==> flow/design.v <==
`timescale		    1ns/1ps
`default_nettype    none
module pm32 (
    input wire          clk,
    input wire          rst,
    input wire          start,
    input wire  [31:0]  mc,
    input wire  [31:0]  mp,
    output reg  [63:0]  p,
    output wire         done
);
    wire        pw;
    reg [31:0]  Y;
    reg [7:0]   cnt, ncnt;
    reg [1:0]   state, nstate;
    localparam  IDLE=0, RUNNING=1, DONE=2;
    always @(posedge clk or posedge rst)
        if(rst)
            state  <= IDLE;
        else 
            state <= nstate;
    always @*
        case(state)
            IDLE    :   if(start) nstate = RUNNING; else nstate = IDLE;
            RUNNING :   if(cnt == 64) nstate = DONE; else nstate = RUNNING; 
            DONE    :   if(start) nstate = RUNNING; else nstate = DONE;
            default :   nstate = IDLE;
        endcase
    always @(posedge clk)
        cnt <= ncnt;
    always @*
        case(state)
            IDLE    :   ncnt = 0;
            RUNNING :   ncnt = cnt + 1;
            DONE    :   ncnt = 0;
            default :   ncnt = 0;
        endcase
    always @(posedge clk or posedge rst)
        if(rst)
            Y <= 32'b0;
        else if((start == 1'b1))
            Y <= mp;
        else if(state==RUNNING) 
            Y <= (Y >> 1);
    always @(posedge clk or posedge rst)
        if(rst)
            p <= 64'b0;
        else if(start)
            p <= 64'b0;
        else if(state==RUNNING)
            p <= {pw, p[63:1]};
    wire y = (state==RUNNING) ? Y[0] : 1'b0;
    spm #(.SIZE(32)) spm32(
        .clk(clk),
        .rst(rst),
        .x(mc),
        .y(y),
        .p(pw)
    );
    assign done = (state == DONE);
endmodule
`timescale		    1ns/1ps
`default_nettype    none
module spm #(parameter SIZE = 32)(
    input wire              clk, 
    input wire              rst,
    input wire              y,
    input wire [SIZE-1:0]   x,
    output wire             p
);
    wire [SIZE-1:1]     pp;
    wire [SIZE-1:0]     xy;
    genvar i;
    CSADD csa0 (.clk(clk), .rst(rst), .x(x[0]&y), .y(pp[1]), .sum(p));
    generate 
        for(i=1; i<SIZE-1; i=i+1) begin
            CSADD csa (.clk(clk), .rst(rst), .x(x[i]&y), .y(pp[i+1]), .sum(pp[i]));
        end 
    endgenerate
    TCMP tcmp (.clk(clk), .rst(rst), .a(x[SIZE-1]&y), .s(pp[SIZE-1]));
endmodule
module CSADD(
    input wire  clk, 
    input wire  rst,
    input wire  x, 
    input wire  y,
    output reg  sum
);
    reg sc;
    wire hsum1, hco1;
    assign hsum1 = y ^ sc;
    assign hco1 = y & sc;
    wire hsum2, hco2;
    assign hsum2 = x ^ hsum1;
    assign hco2 = x & hsum1;
    always @(posedge clk or posedge rst) begin
        if (rst) begin
            sum <= 1'b0;
            sc <= 1'b0;
        end
        else begin
            sum <= hsum2;
            sc <= hco1 ^ hco2;
        end
    end
endmodule
module TCMP (
    input wire  clk, 
    input wire  rst,
    input wire  a, 
    output reg  s
);
    reg z;
    always @(posedge clk or posedge rst) begin
        if (rst) begin
            s <= 1'b0;
            z <= 1'b0;
        end
        else begin
            z <= a | z;
            s <= a ^ z;
        end
    end
endmodule
==> Tool chain data of pm32 <==
What the tools print for pm32, step after step.
Line numbers count from 1 in the design file above.
{ "design": {"design": "pm32", "clock_port": "clk", "library": "sky130hd", "pvt_corner": "tt_025C_1v80"} }

==> Word level <==
Source: Yosys, flattened and elaborated, memories not mapped. Widths are those after wreduce. Registers that Yosys merges into a memory's read port (data or address) are not register bits. Print and check cells do not count. Equal cells are merged and count once.
{ "classes": {"equal": 3, "n_mux": 9, "bitwise": 189, "reduce_logical": 2, "addsub": 1} }
{ "ops": {"columns": ["cell", "n"], "rows": [
  ["64-bit 2-to-1 mux", 2],
  ["1-bit AND", 94],
  ["1-bit XOR", 94],
  ["32-bit 2-to-1 mux", 2],
  ["8-bit by 1-bit adder with 8-bit output with constant B", 1],
  ["8-bit by 7-bit equality test with 1-bit output with constant B", 1],
  ["2-bit parallel mux with 3-bit select", 1],
  ["2-bit 2-to-1 mux", 2],
  ["2-bit by 1-bit equality test with 1-bit output with constant B", 1],
  ["2-bit equality test with constant B", 1],
  ["2-bit logical NOT", 1],
  ["2-bit nonzero test", 1],
  ["1-bit 2-to-1 mux", 2],
  ["1-bit bitwise OR", 1]
]} }
{ "word_totals": {"wordCells": 272, "register_bits": 170, "out_inout_bits": 65, "input_bits": 67} }

==> Depth <==
Longest topological path by Yosys (ltp), each cell counted once; first at word level (registers and memories cut), then after technology mapping (sequential cells cut; the memories' decode and read muxes count).
{ "logic_depth": {"word_depth": 5, "abc_area": 0, "depth_mapped": 6, "ltp_nobuf": 5} }

==> Netlist <==
Yosys stat after the flow's synthesis: flattened, memories mapped to cells. It holds for the ABC_AREA given above (unset counts as 0); a run with the other value may have another netlist.
{ "types": {"columns": ["cell", "n", "type_area_um2"], "rows": [
  ["sky130_fd_sc_hd__dfrtp_1", 162, 4.05E+03],
  ["sky130_fd_sc_hd__mux2i_1", 95, 950.912],
  ["sky130_fd_sc_hd__fa_1", 31, 620.595],
  ["sky130_fd_sc_hd__inv_1", 132, 495.475],
  ["sky130_fd_sc_hd__nor2_1", 69, 258.998],
  ["sky130_fd_sc_hd__nand2_1", 64, 240.23],
  ["sky130_fd_sc_hd__o21ai_0", 35, 175.168],
  ["sky130_fd_sc_hd__dfxtp_1", 8, 160.154],
  ["sky130_fd_sc_hd__buf_4", 8, 60.058],
  ["sky130_fd_sc_hd__clkbuf_1", 11, 41.29],
  ["sky130_fd_sc_hd__ha_1", 3, 37.536],
  ["sky130_fd_sc_hd__buf_2", 7, 35.034],
  ["sky130_fd_sc_hd__dfstp_2", 1, 26.275],
  ["sky130_fd_sc_hd__a22o_1", 2, 17.517],
  ["sky130_fd_sc_hd__xnor2_1", 2, 17.517],
  ["sky130_fd_sc_hd__nand3_1", 3, 15.014],
  ["sky130_fd_sc_hd__and2_1", 2, 12.512],
  ["sky130_fd_sc_hd__nand4_2", 1, 12.512]
]} }
Not listed: further types 10, cells in them 14.
{ "synth_totals": {"ff_cells": 171, "cells": 650, "buf_cells": 29, "seqArea_mm2": 0.0042403, "yosys_area_mm2": 0.0073183} }
By module: a second synthesis without flattening, with its own total; a netlist apart from the flattened one above.
{ "hier_totals": {"cells_unflattened": 560, "hier_area_mm2": 0.0070931} }
Each row is one instance without its submodules.
{ "modules": {"columns": ["mod", "n_cells", "mod_seq_area_mm2", "area_mm2", "n_inst"], "rows": [
  ["pm32", 394, 0.0026388, 0.0044718, 1],
  ["CSADD", 4, 0.00005, 0.0000738, 31],
  ["spm #(SIZE=32)", 35, 0, 0.0002552, 1],
  ["TCMP", 7, 0.00005, 0.0000776, 1]
]} }

==> Path before layout <==
Path of least setup slack by OpenSTA after synthesis, without wires, with an ideal clock, recovery checks aside; 20% of the period is set as input and as output delay. Where synthesis merged equal registers, the netlist keeps one of their names.
{ "synth_path": {"path_type": "flip-flop to flip-flop", "start": "register state", "end": "register spm32.csa0.sum", "required_ps": 1706, "n_path_buf": 2, "arrival_time_ps": 1413, "launch_ps": 0, "path_stages": 7, "period_ps": 1820, "path_delay_ps": 1527, "setup_ps": 114, "path_slack_ps": 293, "synth_period_reached_ps": 1527} }
"path_delay_ps" is the arrival time less input delay plus setup time.
"path_stages" counts driving pins, that of a launching flip-flop among them; a cell with two outputs on the path counts twice.
"synth_period_reached_ps" = period - worst setup slack (recovery checks aside). The figure is calculated, with input and output delays left at 20% of the set period.
Where an end lacks its bit number, it is one bit of the signal, or one of the new flip-flops if synthesis recoded a state register.
The rows between start and end are the longest chain of elaborated cells between them; the timing report does not say that the signal goes this way. Where chains are equally long, one stands for them.
Each line given opens the expression or statement behind the cell; cells for indexed reads and writes are added by Yosys, which also makes memories of some case tables.
{ "synth_between": {"path_cell_list": "sky130_fd_sc_hd__dfrtp_1 -> sky130_fd_sc_hd__and2_1 -> sky130_fd_sc_hd__clkbuf_1 -> sky130_fd_sc_hd__buf_2 -> sky130_fd_sc_hd__nand2_1 -> sky130_fd_sc_hd__fa_1 -> sky130_fd_sc_hd__inv_1", "elab_chain_cells": 4, "cells_between": 4, "cone_classes": "1 x eq/ne; 1 x mux; 2 x logic"} }
{ "synth_lines": {"columns": ["item", "line_no", "text"], "rows": [
  ["start, declared", 15, "reg [1:0]   state, nstate;"],
  ["start, assigned", 19, "state  <= IDLE;"],
  ["start, assigned", 21, "state <= nstate;"],
  ["2-bit by 1-bit equality test with 1-bit output", 52, "wire y = (state==RUNNING) ? Y[0] : 1'b0;"],
  ["1-bit 2-to-1 mux", 52, null],
  ["1-bit AND", 74, "CSADD csa0 (.clk(clk), .rst(rst), .x(x[0]&y), .y(pp[1]), .sum(p));"],
  ["1-bit XOR", 94, "assign hsum2 = x ^ hsum1;"],
  ["end, assigned", 98, "sum <= 1'b0;"],
  ["end, assigned", 102, "sum <= hsum2;"],
  ["end, declared", 87, "output reg  sum"]
]} }

==> Worst path after layout <==
From the final timing report of entry A: the path of least setup slack in the routed layout; clock arrival at registers is part of the times.
The report prints the path's times to 10 ps; the period is as set.
{ "layout_path": {"path_type": "flip-flop to output port", "start": "register p[63]", "end": "output port p[63]", "period_ps": 2920, "path_slack_ps": 850, "path_stages": 2, "n_path_buf": 1, "required_ps": 2340, "arrival_time_ps": 1490, "output_delay_ps": 580, "launch_ps": 470} }
At most two assigning lines are given for a register; there are more.
{ "layout_between": {"path_cell_list": "sky130_fd_sc_hd__dfrtp_1 -> sky130_fd_sc_hd__clkdlybuf4s50_1", "elab_chain_cells": 0, "cells_between": 0, "cone_lines": 0} }
{ "layout_lines": {"columns": ["item", "line_no", "text"], "rows": [
  ["start, declared", 9, "output reg  [63:0]  p,"],
  ["start, assigned", 47, "p <= 64'b0;"],
  ["start, assigned", 51, "p <= {pw, p[63:1]};"],
  ["end, declared", 9, null]
]} }

Add stored flow runs of pm32

Measured data: module pm32, platform sky130hd, 2 stored runs of the flow under differing settings, order arbitrary. Input and output delays are each 20% of the period that was set; the output load is 0.01 pF.
"power consumption" rests on the timing tool's default activity at the inputs, not on a simulated workload.

==> entry A: settings <==
{ "period_ns": 2.92, "CORE_UTILIZATION": 15, "PLACE_DENSITY_LB_ADDON": 0.03, "CORE_MARGIN": 6, "CELL_PAD_IN_SITES_GLOBAL_PLACEMENT": 3, "ABC_AREA": 0, "CAP_MARGIN": 20, "SLEW_MARGIN": 20 }
==> entry A: results <==
power consumption: 6.471 mW
worst slack on setup checks: 848 ps
setup TNS: 0 ps
total die area: 0.0542331 mm^2
utilization: 0.208
post-synthesis cell area: 0.0073183 mm^2

==> entry B: settings <==
{ "period_ns": 1.85, "CAP_MARGIN": 20, "CORE_MARGIN": 2, "CORE_UTILIZATION": 40, "SLEW_MARGIN": 20 }
==> entry B: results <==
utilization: 0.529
total die area: 0.0193933 mm^2
power consumption: 10.012 mW
worst slack on setup checks: 75 ps
post-synthesis cell area: 0.0073183 mm^2
setup TNS: 0 ps
