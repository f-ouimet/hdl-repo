==> flow/design.v <==
module vga_top (
    input  wire clk,           
    output wire vga_h_sync,
    output wire vga_v_sync,
    output wire [2:0] R,
    output wire [2:0] G,
    output wire [2:0] B
);
    reg [9:0] h_count = 0;   
    reg [9:0] v_count = 0;   
    always @(posedge clk) begin
        if (h_count == 799)
            h_count <= 0;
        else
            h_count <= h_count + 1;
    end
    always @(posedge clk) begin
        if (h_count == 799) begin
            if (v_count == 524)
                v_count <= 0;
            else
                v_count <= v_count + 1;
        end
    end
    assign vga_h_sync = ~((h_count >= 656) && (h_count < 752));  
    assign vga_v_sync = ~((v_count >= 490) && (v_count < 492));  
    wire visible = (h_count < 640) && (v_count < 480);
    wire [4:0] square_x = h_count[9:5];
    wire [4:0] square_y = v_count[8:4];
    wire [2:0] r_bit = square_x[0] ^ square_y[0];
    wire [2:0] g_bit = square_x[1] ^ square_y[1];
    wire [2:0] b_bit = square_x[2] ^ square_y[2];
    assign R = visible ? {3{r_bit}} : 3'b000;
    assign G = visible ? {3{g_bit}} : 3'b000;
    assign B = visible ? {3{b_bit}} : 3'b000;
endmodule
**Tool chain data of vga_top**

Tool output for the design above, in the order of the flow.
Lines are those of the file above, counted from 1.
Operators: Yosys type, input widths -> output width; for muxes data width and select width s.
Library cell names are shortened.
Not given: -

- Design top: vga_top
- Clock input: clk
- Standard-cell library: sky130hd
- Timing corner: tt_025C_1v80

**Elaborated design**

Counts by Yosys on the flattened word-level netlist (proc, flatten, opt, wreduce; memories kept). Register bits leave out memories and registers merged into their read ports (data or address); mux counts leave out enables and synchronous resets folded into registers. Print and check cells are left out. Cells with the same type and inputs are merged into one.

- Input port bits: 1
- Output and inout port bits: 11
- Elaborated cells: 23
- Register bits after elaboration: 20

- $add $sub $neg: 2
- Reductions and logical operators: 3
- Bitwise operators: 5
- Mux-type cells: 3
- $lt $le $gt $ge: 6
- Eq/ne operators: 2

Operator list:

| cell | count |
|---|---|
| $add 10x1->10 const B | 2 |
| $lt 10x10->1 const B | 2 |
| $eq 10x10->1 const B | 2 |
| $lt 10x9->1 const B | 2 |
| $ge 10x10->1 const B | 1 |
| $ge 10x9->1 const B | 1 |
| $xor 1x1->1 | 3 |
| $logic_and 1x1->1 | 3 |
| $mux 1 | 3 |
| $not 1->1 | 2 |

**Logic depth**

Longest topological path by Yosys (ltp), each cell counted once; first at word level (registers and memories cut), then after technology mapping (sequential cells cut; the memories' decode and read muxes count).

- Depth in word-level cells: 3
- ABC_AREA: 0
- Mapped depth: 5
- Depth with buffers taken out: 5

**Mapped cells and area**

Source: synth_stat.txt of the flow (Yosys; design flattened, memories mapped). It holds for the ABC_AREA given above (unset counts as 0); a run with the other value may have another netlist.

- Chip area (Yosys): 1141.1 um^2
- Mapped flip-flops: 20
- Cell count: 120
- Sequential part of the area: 500.5 um^2

Cells by type:

| cell | count |
|---|---|
| edfxtp_1 | 10 |
| dfxtp_1 | 10 |
| xor2_1 | 8 |
| ha_1 | 5 |
| buf_4 | 7 |
| xnor2_1 | 6 |
| nor2_1 | 12 |
| nand2_1 | 10 |
| nand3_1 | 6 |
| nor3_1 | 6 |
| inv_1 | 6 |
| nor4_4 | 1 |
| buf_2 | 4 |
| o21ai_0 | 4 |
| a21oi_1 | 3 |
| o31ai_1 | 2 |
| or4_1 | 2 |
| a31oi_1 | 2 |

Not listed: further types 13, cells in them 16.

**Timing after synthesis**

Path of least setup slack by OpenSTA after synthesis, without wires, with an ideal clock, recovery checks aside; 20% of the period is set as input and as output delay. Where synthesis merged equal registers, the netlist keeps one of their names.

- Path type: register to register
- Start: reg h_count[0]
- End: reg v_count[0]
- Arrival time: 1312 ps
- Slack: 459 ps
- Clock period: 2150 ps
- Buffers on the path: 0
- Time at the first pin: 0 ps
- Stages: 4
- Library setup time: 379 ps
- Path delay: 1691 ps
- Synthesis period reached: 1691 ps

"path delay" is the arrival time less input delay plus setup time.
"stages": output pins that drive a net of the path, with the launching flip-flop's if there is one; two outputs of one cell count as two.
"synthesis period reached" is the clock period less the worst setup slack; recovery checks do not enter. This is arithmetic on one report: input and output delays are still those of the set period (20% each).
Between the ends stands the longest chain of elaborated cells between them, by number of cells; it is not shown to be the way that was timed. Of several equally long chains one is given.
A line is the first line of the expression or statement that the cell stems from. Yosys adds cells for indexed reads and writes and turns some case tables into memories.

- Cells stage by stage: dfxtp_1 ha_1 nand3_1 nor4_4
- Length of the longest elaborated chain: 1
- Elaborated cells between the ends (all ways): 1
- Classes of those cells: eq/ne: 1

RTL lines, path after synthesis:

| item | line | source |
|---|---|---|
| start: declaration | 9 | `reg [9:0] h_count = 0;` |
| start: assignment | 13 | `h_count <= 0;` |
| start: assignment | 15 | `h_count <= h_count + 1;` |
| $eq 10x10->1 | 18 | `if (h_count == 799) begin` |
| end: assignment | 20 | `v_count <= 0;` |
| end: assignment | 22 | `v_count <= v_count + 1;` |
| end: declaration | 10 | `reg [9:0] v_count = 0;` |

**Path in the finished layout**

From the final timing report of entry A: the path of least setup slack in the routed layout; clock arrival at registers is part of the times.
The report prints the path's times to 10 ps; the period is as set.

- Path type: register to output
- Start: reg v_count[6]
- End: out vga_v_sync
- Stages: 6
- Time at the first pin: 260 ps
- Slack: -470 ps
- Buffers on the path: 2
- Arrival time: 1440 ps
- Clock period: 1210 ps

Between the ends stands the longest chain of elaborated cells between them, by number of cells; it is not shown to be the way that was timed. Of several equally long chains one is given.

- Cells stage by stage: edfxtp_1 buf_4 nand4_1 nor4_2 o21ai_1 buf_2
- Length of the longest elaborated chain: 3
- Elaborated cells between the ends (all ways): 4
- Source lines of those cells: 1
- Classes of those cells: compare: 2; logic: 1; reduce/logical: 1

RTL lines, path post-layout:

| item | line | source |
|---|---|---|
| start: declaration | 10 | `reg [9:0] v_count = 0;` |
| start: assignment | 20 | `v_count <= 0;` |
| start: assignment | 22 | `v_count <= v_count + 1;` |
| $ge 10x9->1 | 26 | `assign vga_v_sync = ~((v_count >= 490) && (v_count < 492));` |
| $logic_and 1x1->1 | 26 |  |
| $not 1->1 | 26 |  |
| end: declaration | 4 | `output wire vga_v_sync,` |

## Implementation results

Record of 2 stored runs of the RTL-to-layout flow on vga_top, platform sky130hd. The runs are unordered. Constraints: input delay and output delay 20% of the set period each, output load 0.01 pF.
"achieved period": clock period set for the run, less the worst setup slack. It is reckoned from that one timing run; input and output delays stay at 20% of the period that was set.
By "allowed time less slack (worst setup path)" is meant the share of the clock period that the worst setup path is allowed (20% is reserved at inputs, 20% at outputs), minus its slack. Clock arrival times at its registers enter into it.
"power consumption" rests on the timing tool's default activity at the inputs, not on a simulated workload.
"allowed time less slack (worst setup path)" is known to 10 ps.

### Entry A

==> flow/run.sh <==
#!/bin/bash
# the make line also repeats the synthesis and layout settings of config.mk as NAME=value (left out here)
make -C /OpenROAD-flow-scripts/flow DESIGN_CONFIG=/design/flow/config.mk WORK_HOME=/design/flow/orfs CLKGATE_MAP_FILE= finish
==> flow/config.mk <==
export PLATFORM = sky130hd
export DESIGN_NAME = vga_top
export DESIGN_NICKNAME = vga_top
export VERILOG_FILES = /design/flow/design.v
export SDC_FILE = /design/flow/constraint.sdc
export NUM_CORES = 4
export LEC_CHECK = 0
export CAP_MARGIN = 0
export CORE_ASPECT_RATIO = 1.72
export CORE_MARGIN = 2
export CORE_UTILIZATION = 36
export CTS_CLUSTER_SIZE = 56
export GPL_ROUTABILITY_DRIVEN = 0
export GPL_TIMING_DRIVEN = 1
export MIN_ROUTING_LAYER = met1
export PLACE_DENSITY_LB_ADDON = 0.24
export SETUP_SLACK_MARGIN = 0.26
export SLEW_MARGIN = 30
==> flow/constraint.sdc <==
create_clock -name core_clock -period 1.21 [get_ports {clk}]
set_input_delay 0.2420 -clock core_clock [delete_from_list [all_inputs] [get_ports {clk}]]
set_output_delay 0.2420 -clock core_clock [all_outputs]
set_load 0.01 [all_outputs]

Results of entry A:
- Post-synthesis cell area: 1141.1 um^2
- Die outline area: 3652.8 um^2
- Standard-cell area of the final layout: 2029.5 um^2
- Utilization after routing: 0.678
- Lowest setup slack: -473 ps
- Post-route setup TNS: -8835 ps
- Worst hold slack in the final report: 504 ps
- Power consumption: 0.001233 W
- Achieved period: 1683 ps
- Allowed time less slack (worst setup path): 1440 ps
- Kind of the worst setup path: register to output

### Entry B

==> flow/run.sh <==
#!/bin/bash
# the make line also repeats the synthesis and layout settings of config.mk as NAME=value (left out here)
make -C /OpenROAD-flow-scripts/flow DESIGN_CONFIG=/design/flow/config.mk WORK_HOME=/design/flow/orfs CLKGATE_MAP_FILE= finish
==> flow/config.mk <==
export PLATFORM = sky130hd
export DESIGN_NAME = vga_top
export DESIGN_NICKNAME = vga_top
export VERILOG_FILES = /design/flow/design.v
export SDC_FILE = /design/flow/constraint.sdc
export NUM_CORES = 4
export LEC_CHECK = 0
export CAP_MARGIN = 40
export CELL_PAD_IN_SITES_GLOBAL_PLACEMENT = 3
export CORE_MARGIN = 2
export CORE_UTILIZATION = 71
export CTS_CLUSTER_DIAMETER = 213
export MIN_ROUTING_LAYER = met1
export PLACE_DENSITY_LB_ADDON = 0.08
export SETUP_SLACK_MARGIN = 0.3
export SLEW_MARGIN = 35
export TNS_END_PERCENT = 100
==> flow/constraint.sdc <==
create_clock -name core_clock -period 1.3 [get_ports {clk}]
set_input_delay 0.2600 -clock core_clock [delete_from_list [all_inputs] [get_ports {clk}]]
set_output_delay 0.2600 -clock core_clock [all_outputs]
set_load 0.01 [all_outputs]

Outcome of entry B: unfinished; error FLW-0024 in placement
